==> flow/design.v <==
`timescale 1ns / 1ps
module ten_sec_count( input clk, enb,rst,
					   output logic time_late); 
logic [13:0] q ; 
always_ff @ (posedge clk) 
        begin 
        if (~enb || rst) q <= 0;   
	    else if (enb && q != 14'd9999)	
	       begin
	            q<= q + 1 ; 													
	           time_late <= 0; 
		    end
	   else if (enb && q == 14'd9999)
		  begin  
			time_late <= 1 ; 
			q <= 0 ;
		  end 
end 
endmodule 
# --- Tool chain data of ten_sec_count ---
# Tool output for the design above, in the order of the flow.
# Lines are those of the file above, counted from 1.
# Operators: Yosys type, input widths -> output width; for muxes data width and select width s.
# Cell names lack the library's common part.
inputs:
  top: "ten_sec_count"
  clock_port: "clk"
  cell_library: "sky130hd"
  lib_corner: "tt_025C_1v80"

# --- Elaborated design ---
# Yosys after proc, flatten, opt, wreduce and memory -nomap, before mapping. Memory bits, and registers merged into a memory's read port (data or address), are not among the register bits. Print and check cells are not counted. Equal cells are merged and count once.
bits:
  in_bits: 3
  register_bits: 15
  output_inout_bits: 1
classes:
  bitwise: 2
  n_eq: 2
  n_mux: 3
  add_sub_neg: 1
  n_reduce_logical: 5
ops:
  columns: ["cell", "n"]
  rows:
  - ["$mux 14", 2]
  - ["$add 14x1->14 const B", 1]
  - ["$eq 14x14->1 const B", 1]
  - ["$ne 14x14->1 const B", 1]
  - ["$logic_and 1x1->1", 2]
  - ["$not 1->1", 2]
  - ["$reduce_and 2->1", 1]
  - ["$reduce_bool 2->1", 1]
  - ["$logic_or 1x1->1", 1]
  - ["$mux 1", 1]

# --- Logic depth ---
# Depth = most cells in a row (Yosys ltp): at word level without a register or memory, in the mapped netlist without a sequential cell, where the memories' decode and read muxes count.
depth:
  depth_word: 4
  abc_area: 0
  mapped_depth: 6
  mapped_depth_nobuf: 5

# --- Mapped cells and area ---
# Source: synth_stat.txt of the flow (Yosys; design flattened, memories mapped). It holds for the ABC_AREA given above (unset counts as 0); a run with the other value may have another netlist.
mapped:
  area_um2: 651.9
  mapped_cells: 69
  buf_cells: 1
  seq_area_um2: 310.3
  ff_cells: 15
by_type:
  columns: ["type", "n", "area_total_um2"]
  rows:
  - ["dfxtp_1", 14, 280.269]
  - ["xnor2_1", 7, 61.309]
  - ["nor2_1", 14, 52.55]
  - ["xor2_1", 5, 43.792]
  - ["edfxtp_1", 1, 30.029]
  - ["nand4_1", 4, 25.024]
  - ["nor3_1", 4, 20.019]
  - ["buf_8", 1, 15.014]
  - ["nand2_1", 4, 15.014]
  - ["nand3_1", 3, 15.014]
  - ["ha_1", 1, 12.512]
  - ["nand2_4", 1, 11.261]
  - ["or4_4", 1, 11.261]
  - ["or4b_1", 1, 10.01]
  - ["and4_1", 1, 8.758]
  - ["and3_2", 1, 7.507]
  - ["inv_1", 2, 7.507]
  - ["and2_1", 1, 6.256]
# Other cell types: 3; their cells: 3.

# --- Timing after synthesis ---
# OpenSTA on the mapped netlist: ideal clock, no wires. The path of least setup slack (recovery checks aside). Input and output delay are each 20% of the period. Register names are those of the netlist, which keeps one name where synthesis merged equal registers.
synth_path:
  kind: "register -> register"
  start: "reg q[11]"
  end: "reg q[13]"
  path_stages: 6
  path_slack_ns: 0.650
  required_ns: 2.265
  n_path_buf: 1
  delay_ns: 1.730
  t_first_pin_ns: 0.000
  t_arrival_ns: 1.615
  tclk_ns: 2.38
  setup_time_ns: 0.115
  period_less_setup_slack_ns: 1.73
# "delay_ns" = arrival - input delay + setup time.
# "path_stages" counts driving pins, that of a launching flip-flop among them; a cell with two outputs on the path counts twice.
# "period_less_setup_slack_ns" = period - worst setup slack (recovery checks aside). The figure is calculated, with input and output delays left at 20% of the set period.
# The rows between start and end are the longest chain of elaborated cells between them; the timing report does not say that the signal goes this way. Where chains are equally long, one stands for them.
# Each line given opens the expression or statement behind the cell; cells for indexed reads and writes are added by Yosys, which also makes memories of some case tables.
# At most two assigning lines are given for a register; there are more.
synth_between:
  path_cell_list: "dfxtp_1 -> or4b_1 -> or4_4 -> nand2_4 -> buf_8 -> nor2_1"
  elab_chain_len: 4
  cells_between: 8
  cone_lines: 3
  classes_between: "1 x add/sub; 2 x eq/ne; 2 x mux; 3 x reduce/logical"
synth_lines:
  columns: ["item", "line_no", "rtl"]
  rows:
  - ["start, declared", 4, "logic [13:0] q ;"]
  - ["start, assigned", 7, "if (~enb || rst) q <= 0;"]
  - ["start, assigned", 10, "q<= q + 1 ;"]
  - ["$eq 14x14->1", 13, "else if (enb && q == 14'd9999)"]
  - ["$logic_and 1x1->1", 13, null]
  - ["$mux 14", 13, null]
  - ["$mux 14", 8, "else if (enb && q != 14'd9999)"]
  - ["end, assigned", 7, null]
  - ["end, assigned", 10, null]
  - ["end, declared", 4, null]

# --- Path in the finished layout ---
# Path of least setup slack in the final report of flow run 1 (OpenROAD, finished layout, wires in). Where an end is a register, its clock arrival counts in the times.
layout_path:
  kind: "register -> register"
  start: "reg q[11]"
  end: "reg q[1]"
  path_stages: 4
  required_ns: 2.32
  t_arrival_ns: 1.94
  setup_time_ns: 0.10
  tclk_ns: 2.14
  path_slack_ns: 0.38
  t_first_pin_ns: 0.29
  n_path_buf: 0
# The rows between start and end are the longest chain of elaborated cells between them; the timing report does not say that the signal goes this way. Where chains are equally long, one stands for them.
# At most two assigning lines are given for a register; there are more.
layout_between:
  path_cell_list: "dfxtp_1 -> or4b_1 -> or4_4 -> and3_2"
  elab_chain_len: 4
  cells_between: 7
  cone_lines: 2
  classes_between: "2 x eq/ne; 2 x mux; 3 x reduce/logical"
layout_lines:
  columns: ["item", "line_no", "rtl"]
  rows:
  - ["start, declared", 4, "logic [13:0] q ;"]
  - ["start, assigned", 7, "if (~enb || rst) q <= 0;"]
  - ["start, assigned", 10, "q<= q + 1 ;"]
  - ["$eq 14x14->1", 13, "else if (enb && q == 14'd9999)"]
  - ["$logic_and 1x1->1", 13, null]
  - ["$mux 14", 13, null]
  - ["$mux 14", 8, "else if (enb && q != 14'd9999)"]
  - ["end, assigned", 7, null]
  - ["end, assigned", 10, null]
  - ["end, declared", 4, null]

==> results <==
Record of 2 stored runs of the RTL-to-layout flow on ten_sec_count, platform sky130hd. The runs are unordered. Constraints: input delay and output delay 20% of the set period each, output load 0.01 pF.
"achieved_clock_period_ns" is the run's clock period less its worst setup slack. It is reckoned from that one timing run; input and output delays stay at 20% of the period that was set.
"worst_path_time_ns" is the time allowed to the run's worst setup path (the clock period less input and output delay, where it has them) less its slack. Clock arrival times count: a late capture clock shortens it, a late launch clock lengthens it.
By "power_mw" is meant OpenSTA's value without simulated activity: inputs other than the clock are taken to toggle once in ten clock periods, and the tool carries that through the logic.

--- flow run 1 ---
==> flow/run.sh <==
#!/bin/bash
# the make line also repeats the synthesis and layout settings of config.mk as NAME=value (left out here)
make -C /OpenROAD-flow-scripts/flow DESIGN_CONFIG=/design/flow/config.mk WORK_HOME=/design/flow/orfs CLKGATE_MAP_FILE= finish
==> flow/config.mk <==
export PLATFORM = sky130hd
export DESIGN_NAME = ten_sec_count
export DESIGN_NICKNAME = ten_sec_count
export VERILOG_FILES = /design/flow/design.v
export SDC_FILE = /design/flow/constraint.sdc
export NUM_CORES = 4
export LEC_CHECK = 0
export ABC_AREA = 0
export CAP_MARGIN = 0
export CELL_PAD_IN_SITES_GLOBAL_PLACEMENT = 1
export CORE_MARGIN = 2
export CORE_UTILIZATION = 41
export CTS_CLUSTER_SIZE = 38
export PLACE_DENSITY_LB_ADDON = 0.06
export SETUP_SLACK_MARGIN = 0.29
export SLEW_MARGIN = 30
export TNS_END_PERCENT = 60
==> flow/constraint.sdc <==
create_clock -name core_clock -period 2.14 [get_ports {clk}]
set_input_delay 0.4280 -clock core_clock [delete_from_list [all_inputs] [get_ports {clk}]]
set_output_delay 0.4280 -clock core_clock [all_outputs]
set_load 0.01 [all_outputs]

==> results, as YAML <==
results:
  worst_path_time_ns: 1.76
  worst_setup_path_type: "register -> register"
  synth_chip_area_um2: 651.9
  timing.hold.ws_ns: 0.485
  achieved_clock_period_ns: 1.760
  final_die_area_um2: 1925.0
  power_mw: 0.4629
  total_negative_slack_ns: 0.000
  cell_area_final_um2: 721.9
  post_route_util_frac: 0.479
  setup_worst_slack_ns: 0.380

--- flow run 2 ---
==> flow/run.sh <==
#!/bin/bash
# the make line also repeats the synthesis and layout settings of config.mk as NAME=value (left out here)
make -C /OpenROAD-flow-scripts/flow DESIGN_CONFIG=/design/flow/config.mk WORK_HOME=/design/flow/orfs CLKGATE_MAP_FILE= finish
==> flow/config.mk <==
export PLATFORM = sky130hd
export DESIGN_NAME = ten_sec_count
export DESIGN_NICKNAME = ten_sec_count
export VERILOG_FILES = /design/flow/design.v
export SDC_FILE = /design/flow/constraint.sdc
export NUM_CORES = 4
export LEC_CHECK = 0
export CAP_MARGIN = 20
export CORE_MARGIN = 2
export CORE_UTILIZATION = 40
export SLEW_MARGIN = 20
==> flow/constraint.sdc <==
create_clock -name core_clock -period 1.48 [get_ports {clk}]
set_input_delay 0.2960 -clock core_clock [delete_from_list [all_inputs] [get_ports {clk}]]
set_output_delay 0.2960 -clock core_clock [all_outputs]
set_load 0.01 [all_outputs]

==> results, as YAML <==
results:
  worst_path_time_ns: 1.61
  worst_setup_path_type: "register -> register"
  synth_chip_area_um2: 651.9
  timing.hold.ws_ns: 0.549
  achieved_clock_period_ns: 1.611
  final_die_area_um2: 1968.7
  power_mw: 0.6749
  total_negative_slack_ns: -1.672
  cell_area_final_um2: 832.0
  post_route_util_frac: 0.546
  setup_worst_slack_ns: -0.131
